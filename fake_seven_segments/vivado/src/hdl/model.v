==> flow/design.v <==
`timescale 1ns/1ns
module model
  #(
    parameter ms_limit = 100000
    )
  (
   input clk,
   output reg [7:0] seconds
   );
  integer counter = 0;
  always @(posedge clk)
    counter <= counter+1;
  always @(posedge clk) begin
    seconds <= counter / (ms_limit * 1000);
  end
endmodule
From RTL to reports: model --
What the tools print for model, step after step. Lines are those of the file above, counted from 1. Operators carry their Yosys type and port widths (W data, S select, Z words). Library cell names are shortened. A cell with n/a has no value.
Design: design top model, clock clk, library sky130hd, corner tt_025C_1v80

Word-level counts --
Counts by Yosys on the flattened word-level netlist (proc, flatten, opt, wreduce; memories kept). Register bits leave out memories and registers merged into their read ports (data or address); mux counts leave out enables and synchronous resets folded into registers. Print and check cells are left out. Cells with the same type and inputs are merged into one.
Word-level totals: flip-flop bits (word level) 40, output and inout bits 8
Cells by class: div/mod/pow operators 1, add/sub/neg operators 1
Operators with widths (number):
- $div A32 B28 Y32 const B | 1
- $add A32 B2 Y32 const B | 1

Logic depth --
Longest topological path by Yosys (ltp), each cell counted once; first at word level (registers and memories cut), then after technology mapping (sequential cells cut; the memories' decode and read muxes count).
Logic depth: word-level depth 1, ABC_AREA 0, depth in mapped cells 32, depth with buffers taken out 28

Mapped cells and area --
Yosys stat after the flow's synthesis: flattened, memories mapped to cells. It holds for the ABC_AREA given above (unset counts as 0); a run with the other value may have another netlist. Totals and module areas in this step are rounded.
Cells by type (number):
- dfxtp_1 | 40
- xnor2_1 | 63
- xor2_1 | 30
- nand2_1 | 54
- nor2_1 | 54
- nand3_1 | 37
- a21oi_1 | 32
- nor3_1 | 23
- and3_1 | 18
- a31oi_1 | 17
- nand4_1 | 17
- o21ai_0 | 20
- and2_1 | 12
- or3_1 | 12
- clkbuf_1 | 19
- a21o_1 | 9
- nand2b_1 | 10
- nor4_1 | 10
Not listed: further types 84, cells in them 201.
Synthesis totals: buffer cells 37, cell count 678, mapped area 0.0051 sq mm, flip-flops 40

Path before layout --
Path of least setup slack by OpenSTA after synthesis, without wires, with an ideal clock, recovery checks aside; 20% of the period is set as input and as output delay. Where synthesis merged equal registers, the netlist keeps one of their names.
Timing path post-synthesis: kind register to register, start register counter[20], end register seconds[4], clock period 6.87 ns, stages on the path 28, launch time at the first pin 0.000 ns, buffers on the path 1, delay of the path 6.615 ns, setup slack 0.255 ns, arrival 6.497 ns, library setup time 0.118 ns, data required time 6.752 ns, period reached after synthesis 6.615 ns
"delay of the path" is the arrival time less input delay plus setup time. "stages on the path" counts driving pins, that of a launching flip-flop among them; a cell with two outputs on the path counts twice. "period reached after synthesis" is the clock period less the worst setup slack; recovery checks do not enter. This is arithmetic on one report: input and output delays are still those of the set period (20% each). Between the ends stands the longest chain of elaborated cells between them, by number of cells; it is not shown to be the way that was timed. Of several equally long chains one is given. Each line given opens the expression or statement behind the cell; cells for indexed reads and writes are added by Yosys, which also makes memories of some case tables.
Between the ends, post-synthesis: cells stage by stage dfxtp_1 -> clkbuf_1 -> or4_1 -> or3_1 -> o31ai_1 -> xnor2_1 -> nand3_1 -> or3_4 -> o31a_1 -> a221oi_2 -> and4b_1 -> a211o_1 -> a22oi_1 -> nor3b_4 -> o2111ai_4 -> nand3_1 -> a211oi_1 -> o31a_4 -> a311o_1 -> nand2_1 -> mux2_1 -> o31ai_1 -> and2_1 -> a211oi_1 -> ha_1 -> nand3_1 -> nand2_1 -> xnor2_1, length of the longest elaborated chain 1, elaborated cells between the ends (all ways) 1, classes of those cells div: 1
Ends and longest elaborated chain, post-synthesis:
- start, declared | line 10 | integer counter = 0;
- start, assigned | line 12 | counter <= counter+1;
- $div A32 B28 Y32 | line 14 | seconds <= counter / (ms_limit * 1000);
- end, assigned | line 14
- end, declared | line 8 | output reg [7:0] seconds

Timing after layout --
Path of least setup slack in the final report of stored run 1 (OpenROAD, finished layout, wires in). Where an end is a register, its clock arrival counts in the times.
Timing path post-layout: kind register to register, start register counter[20], end register seconds[4], stages on the path 31, launch time at the first pin 0.30 ns, data required time 4.86 ns, clock period 4.66 ns, library setup time 0.10 ns, setup slack -2.16 ns, arrival 7.02 ns, buffers on the path 4
Between the ends stands the longest chain of elaborated cells between them, by number of cells; it is not shown to be the way that was timed. Of several equally long chains one is given.
Between the ends, post-layout: cells stage by stage dfxtp_1 -> buf_4 -> or4_4 -> or3_4 -> o31ai_4 -> buf_4 -> xor2_2 -> nor3_4 -> a21oi_4 -> nor2_4 -> buf_8 -> a22oi_2 -> nor3_2 -> a21o_1 -> a21oi_1 -> clkbuf_4 -> o211ai_1 -> a21oi_1 -> a311oi_1 -> o211a_2 -> nand2b_1 -> a311o_1 -> nand2_2 -> mux2_4 -> o31ai_4 -> and2_4 -> a211oi_4 -> ha_4 -> nand3_2 -> nand2_2 -> xnor2_1, length of the longest elaborated chain 1, elaborated cells between the ends (all ways) 1, classes of those cells div: 1
Ends and longest elaborated chain, post-layout:
- start, declared | line 10 | integer counter = 0;
- start, assigned | line 12 | counter <= counter+1;
- $div A32 B28 Y32 | line 14 | seconds <= counter / (ms_limit * 1000);
- end, assigned | line 14
- end, declared | line 8 | output reg [7:0] seconds

Module model, platform sky130hd: 2 stored runs of the flow (Yosys, OpenROAD) with differing settings, in no particular order. Input and output delays are each 20% of the period that was set; the output load is 0.01 pF.
"time of the worst setup path" is the time allowed to the run's worst setup path (the clock period less input and output delay, where it has them) less its slack. Clock arrival times count: a late capture clock shortens it, a late launch clock lengthens it.
By "overall power" is meant OpenSTA's value without simulated activity: inputs other than the clock are taken to toggle once in ten clock periods, and the tool carries that through the logic.
Results are given in rounded form.

[stored run 1] flow files
==> flow/run.sh <==
#!/bin/bash
# the make line also repeats the synthesis and layout settings of config.mk as NAME=value (left out here)
make -C /OpenROAD-flow-scripts/flow DESIGN_CONFIG=/design/flow/config.mk WORK_HOME=/design/flow/orfs CLKGATE_MAP_FILE= finish
==> flow/config.mk <==
export PLATFORM = sky130hd
export DESIGN_NAME = model
export DESIGN_NICKNAME = model
export VERILOG_FILES = /design/flow/design.v
export SDC_FILE = /design/flow/constraint.sdc
export NUM_CORES = 4
export LEC_CHECK = 0
export ABC_AREA = 0
export CAP_MARGIN = 20
export CORE_MARGIN = 2
export CORE_UTILIZATION = 18
export CTS_CLUSTER_SIZE = 66
export GPL_ROUTABILITY_DRIVEN = 1
export GPL_TIMING_DRIVEN = 0
export PLACE_DENSITY_LB_ADDON = 0.18
export SETUP_SLACK_MARGIN = 1.06
export SLEW_MARGIN = 5
==> flow/constraint.sdc <==
create_clock -name core_clock -period 4.66 [get_ports {clk}]
set_input_delay 0.9320 -clock core_clock [delete_from_list [all_inputs] [get_ports {clk}]]
set_output_delay 0.9320 -clock core_clock [all_outputs]
set_load 0.01 [all_outputs]

[stored run 1] result: final utilization 27%; area inside the die boundary 0.03 sq mm; synthesized cell area 0.0051 sq mm; worst setup slack after layout -2.2 ns; overall power 0.0007 W; time of the worst setup path 6.82 ns; critical path kind register to register; total negative slack -16 ns

[stored run 2] flow files
==> flow/run.sh <==
#!/bin/bash
# the make line also repeats the synthesis and layout settings of config.mk as NAME=value (left out here)
make -C /OpenROAD-flow-scripts/flow DESIGN_CONFIG=/design/flow/config.mk WORK_HOME=/design/flow/orfs CLKGATE_MAP_FILE= finish
==> flow/config.mk <==
export PLATFORM = sky130hd
export DESIGN_NAME = model
export DESIGN_NICKNAME = model
export VERILOG_FILES = /design/flow/design.v
export SDC_FILE = /design/flow/constraint.sdc
export NUM_CORES = 4
export LEC_CHECK = 0
export CAP_MARGIN = 20
export CORE_MARGIN = 2
export CORE_UTILIZATION = 40
export SETUP_SLACK_MARGIN = 0.34
export SLEW_MARGIN = 20
==> flow/constraint.sdc <==
create_clock -name core_clock -period 7.99 [get_ports {clk}]
set_input_delay 1.5980 -clock core_clock [delete_from_list [all_inputs] [get_ports {clk}]]
set_output_delay 1.5980 -clock core_clock [all_outputs]
set_load 0.01 [all_outputs]

[stored run 2] result: final utilization 46%; area inside the die boundary 0.014 sq mm; synthesized cell area 0.0051 sq mm; worst setup slack after layout 0.74 ns; overall power 0.00045 W; time of the worst setup path 7.25 ns; critical path kind register to register; total negative slack 0.000 ns
