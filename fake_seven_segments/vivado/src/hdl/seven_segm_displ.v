==> flow/design.v <==
`timescale 1ns / 1ps
module seven_segm_displ(
    input clk,
    input [3:0] switch_indicator,
    output reg [6:0] ssd_leds
    );
    initial ssd_leds = 7'b0;
    always @(posedge clk)
        begin
            case (switch_indicator)  
              0: ssd_leds <= 7'b1111110;
              1: ssd_leds <= 7'b0110000;
              2: ssd_leds <= 7'b1101101;
              3: ssd_leds <= 7'b1111001;
              4: ssd_leds <= 7'b0110011;
              5: ssd_leds <= 7'b1011011;
              6: ssd_leds <= 7'b1011111;
              7: ssd_leds <= 7'b1110000;
              8: ssd_leds <= 7'b1111111;
              9: ssd_leds <= 7'b1110011;
              10: ssd_leds <= 7'b1110111;
              11: ssd_leds <= 7'b0011111;
              12: ssd_leds <= 7'b1001110;
              13: ssd_leds <= 7'b0111101;
              14: ssd_leds <= 7'b1001111;
              15: ssd_leds <= 7'b1000111;
            endcase
         end
endmodule
* Reports on seven_segm_displ
What the tools print for seven_segm_displ, step after step.
Line numbers count from 1 in the design file above.
The mark -- stands for no value.
- Top :: seven_segm_displ
- Clock input :: clk
- Cell library :: sky130hd
- Timing corner :: tt_025C_1v80

* After elaboration
Yosys after proc, flatten, opt, wreduce and memory -nomap, before mapping. Enables and synchronous resets that opt folds into registers are not counted as muxes. Memory bits, and registers merged into a memory's read port (data or address), are not among the register bits. Print and check cells are not counted. Equal cells are merged and count once.
Memory sizes are those after Yosys's memory passes, which may raise the word count (mostly to a power of two), join words into wider ones and drop unused or constant bits.
- Bitwise operators :: 0
- Reduce/logical cells :: 0
- Shift-type cells :: 0
- Divide/modulo/power cells :: 0
- $add $sub $neg :: 0
- $mul :: 0
- Magnitude comparators :: 0
- Muxes and demuxes :: 0
- Eq/ne operators :: 0
- Latch bits :: 0
- Word width x clocked read ports :: 7
- Bits in writable memories :: 0
- Memory bits (read-only) :: 112
- Cells after elaboration :: 1
- Input port bits :: 5
- Memories kept :: 1
- Output and inout port bits :: 7
- Bits in registers :: 0
** Memories
- (name not given) :: words 16, width 7, rd ports 1, wr ports 0, line 10 : case (switch_indicator)

* Longest topological paths
Yosys ltp: most cells in a row. Word level: on the elaborated netlist, between registers, memories and ports. Mapped: between sequential cells and ports; inverters and the memories' decode and read muxes count.
- Depth after elaboration :: 0
- ABC_AREA :: 0
- Mapped depth :: 5

* Netlist
Source: synth_stat.txt of the flow (Yosys; design flattened, memories mapped). It holds for the ABC_AREA given above (unset counts as 0); a run with the other value may have another netlist.
** Cell types
- sky130_fd_sc_hd__dfxtp_1 :: count 7, area in all 140.134 um^2
- sky130_fd_sc_hd__ha_1 :: count 7, area in all 87.584 um^2
- sky130_fd_sc_hd__a21oi_1 :: count 5, area in all 25.024 um^2
- sky130_fd_sc_hd__inv_1 :: count 6, area in all 22.522 um^2
- sky130_fd_sc_hd__mux2_4 :: count 1, area in all 15.014 um^2
- sky130_fd_sc_hd__nor3_1 :: count 3, area in all 15.014 um^2
- sky130_fd_sc_hd__o21ai_1 :: count 3, area in all 15.014 um^2
- sky130_fd_sc_hd__nor2b_1 :: count 2, area in all 12.512 um^2
- sky130_fd_sc_hd__buf_6 :: count 1, area in all 11.261 um^2
- sky130_fd_sc_hd__nand2_1 :: count 3, area in all 11.261 um^2
- sky130_fd_sc_hd__mux2i_1 :: count 1, area in all 10.01 um^2
- sky130_fd_sc_hd__o32a_1 :: count 1, area in all 10.01 um^2
- sky130_fd_sc_hd__a211oi_1 :: count 1, area in all 7.507 um^2
- sky130_fd_sc_hd__nor3b_1 :: count 1, area in all 7.507 um^2
- sky130_fd_sc_hd__a31oi_1 :: count 1, area in all 6.256 um^2
- sky130_fd_sc_hd__nand2b_1 :: count 1, area in all 6.256 um^2
- sky130_fd_sc_hd__buf_2 :: count 1, area in all 5.005 um^2
- sky130_fd_sc_hd__nor2_1 :: count 1, area in all 3.754 um^2
- Mapped flip-flops :: 7
- Cells in the netlist :: 46
- Mapped area :: 411.6 um^2
- Sequential part of the area :: 140.1 um^2

* Worst setup path after synthesis
Source: OpenSTA report_checks on the synthesized netlist (no wires, ideal clock, input and output delay 20% of the period each), path of least setup slack; recovery checks are left aside. Register names are those of the netlist, which keeps one name where synthesis merged equal registers.
- Path type :: in2reg
- Start :: input port switch_indicator[0]
- End :: register ssd_leds[5]
- Driving pins on the path :: 4
- Clock period :: 1.04 ns
- Required time :: 0.919 ns
- Path slack :: 0.047 ns
- Arrival time :: 0.872 ns
- Delay of the path :: 0.785 ns
- Setup time :: 0.121 ns
- Launch time at the first pin :: 0.208 ns
- Period reached after synthesis :: 0.993 ns
"delay of the path" is the arrival time less input delay plus setup time.
"driving pins on the path": output pins that drive a net of the path, with the launching flip-flop's if there is one; two outputs of one cell count as two.
"period reached after synthesis" = period - worst setup slack (recovery checks aside). The figure is calculated, with input and output delays left at 20% of the set period.
At most two assigning lines are given for a register; there are more.
- Cells stage by stage :: sky130_fd_sc_hd__inv_1 sky130_fd_sc_hd__ha_1 sky130_fd_sc_hd__mux2i_1 sky130_fd_sc_hd__mux2_4
** Ends and longest elaborated chain, after synthesis
- start: declaration :: line 4 : input [3:0] switch_indicator,
- end: assignment :: line 11 : 0: ssd_leds <= 7'b1111110;
- end: assignment :: line 12 : 1: ssd_leds <= 7'b0110000;
- end: declaration :: line 5 : output reg [6:0] ssd_leds
Chain of elaborated cells between the ends: none given.

* Timing after layout
From the final timing report of entry A: the path of least setup slack in the routed layout; clock arrival at registers is part of the times.
- Path type :: reg2out
- Start :: register ssd_leds[4]
- End :: output port ssd_leds[4]
- Launch time at the first pin :: 0.25 ns
- Arrival time :: 0.67 ns
- Clock period :: 0.718 ns
- Required time :: 0.57 ns
- Driving pins on the path :: 2
- Path slack :: -0.09 ns
At most two assigning lines are given for a register; there are more.
- Cells stage by stage :: sky130_fd_sc_hd__dfxtp_1 sky130_fd_sc_hd__buf_2
- Cells in the longest elaborated chain :: 0
** Ends and longest elaborated chain, post-layout
- start: declaration :: line 5 : output reg [6:0] ssd_leds
- start: assignment :: line 11 : 0: ssd_leds <= 7'b1111110;
- start: assignment :: line 12 : 1: ssd_leds <= 7'b0110000;
- end: declaration :: line 5

## Implementation results

Below are 2 stored runs of the flow (Yosys, OpenROAD; platform sky130hd) on seven_segm_displ, each with its settings and what was measured, unordered. Constraints: input delay and output delay 20% of the set period each, output load 0.01 pF.
"reached clock period" is the run's clock period less its worst setup slack. It is reckoned from that one timing run; input and output delays stay at 20% of the period that was set.
"worst setup path time" is the time allowed to the run's worst setup path (the clock period less input and output delay, where it has them) less its slack. Clock arrival times count: a late capture clock shortens it, a late launch clock lengthens it.

* Entry A
** Files
==> flow/run.sh <==
#!/bin/bash
# the make line also repeats the synthesis and layout settings of config.mk as NAME=value (left out here)
make -C /OpenROAD-flow-scripts/flow DESIGN_CONFIG=/design/flow/config.mk WORK_HOME=/design/flow/orfs CLKGATE_MAP_FILE= finish
==> flow/config.mk <==
export PLATFORM = sky130hd
export DESIGN_NAME = seven_segm_displ
export DESIGN_NICKNAME = seven_segm_displ
export VERILOG_FILES = /design/flow/design.v
export SDC_FILE = /design/flow/constraint.sdc
export NUM_CORES = 4
export LEC_CHECK = 0
export CAP_MARGIN = 30
export CELL_PAD_IN_SITES_DETAIL_PLACEMENT = 0
export CORE_ASPECT_RATIO = 1.39
export CORE_MARGIN = 2
export CORE_UTILIZATION = 32
export CTS_CLUSTER_DIAMETER = 91
export GPL_TIMING_DRIVEN = 1
export MIN_ROUTING_LAYER = met1
export PLACE_DENSITY_LB_ADDON = 0.16
export SLEW_MARGIN = 20
==> flow/constraint.sdc <==
create_clock -name core_clock -period 0.718 [get_ports {clk}]
set_input_delay 0.1436 -clock core_clock [delete_from_list [all_inputs] [get_ports {clk}]]
set_output_delay 0.1436 -clock core_clock [all_outputs]
set_load 0.01 [all_outputs]
** Results
- Synthesized cell area :: 411.6 um^2
- Die area :: 1593.1 um^2
- Standard-cell area of the final layout :: 713.2 um^2
- Setup slack of the worst path :: -0.092 ns
- Post-route setup TNS :: -0.652 ns
- Smallest hold slack :: 0.269 ns
- Reached clock period :: 0.810 ns
- Worst setup path time :: 0.67 ns
- Worst path kind :: reg2out

* Entry B
** Files
==> flow/run.sh <==
#!/bin/bash
# the make line also repeats the synthesis and layout settings of config.mk as NAME=value (left out here)
make -C /OpenROAD-flow-scripts/flow DESIGN_CONFIG=/design/flow/config.mk WORK_HOME=/design/flow/orfs CLKGATE_MAP_FILE= finish
==> flow/config.mk <==
export PLATFORM = sky130hd
export DESIGN_NAME = seven_segm_displ
export DESIGN_NICKNAME = seven_segm_displ
export VERILOG_FILES = /design/flow/design.v
export SDC_FILE = /design/flow/constraint.sdc
export NUM_CORES = 4
export LEC_CHECK = 0
export ABC_AREA = 1
export CAP_MARGIN = 20
export CELL_PAD_IN_SITES_DETAIL_PLACEMENT = 2
export CORE_ASPECT_RATIO = 0.51
export CORE_MARGIN = 2
export CORE_UTILIZATION = 25
export CTS_CLUSTER_DIAMETER = 89
export GPL_ROUTABILITY_DRIVEN = 0
export MIN_ROUTING_LAYER = met1
export SLEW_MARGIN = 20
==> flow/constraint.sdc <==
create_clock -name core_clock -period 1.33 [get_ports {clk}]
set_input_delay 0.2660 -clock core_clock [delete_from_list [all_inputs] [get_ports {clk}]]
set_output_delay 0.2660 -clock core_clock [all_outputs]
set_load 0.01 [all_outputs]
** Results
Not finished: floorplanning ended with error PDN-0185.
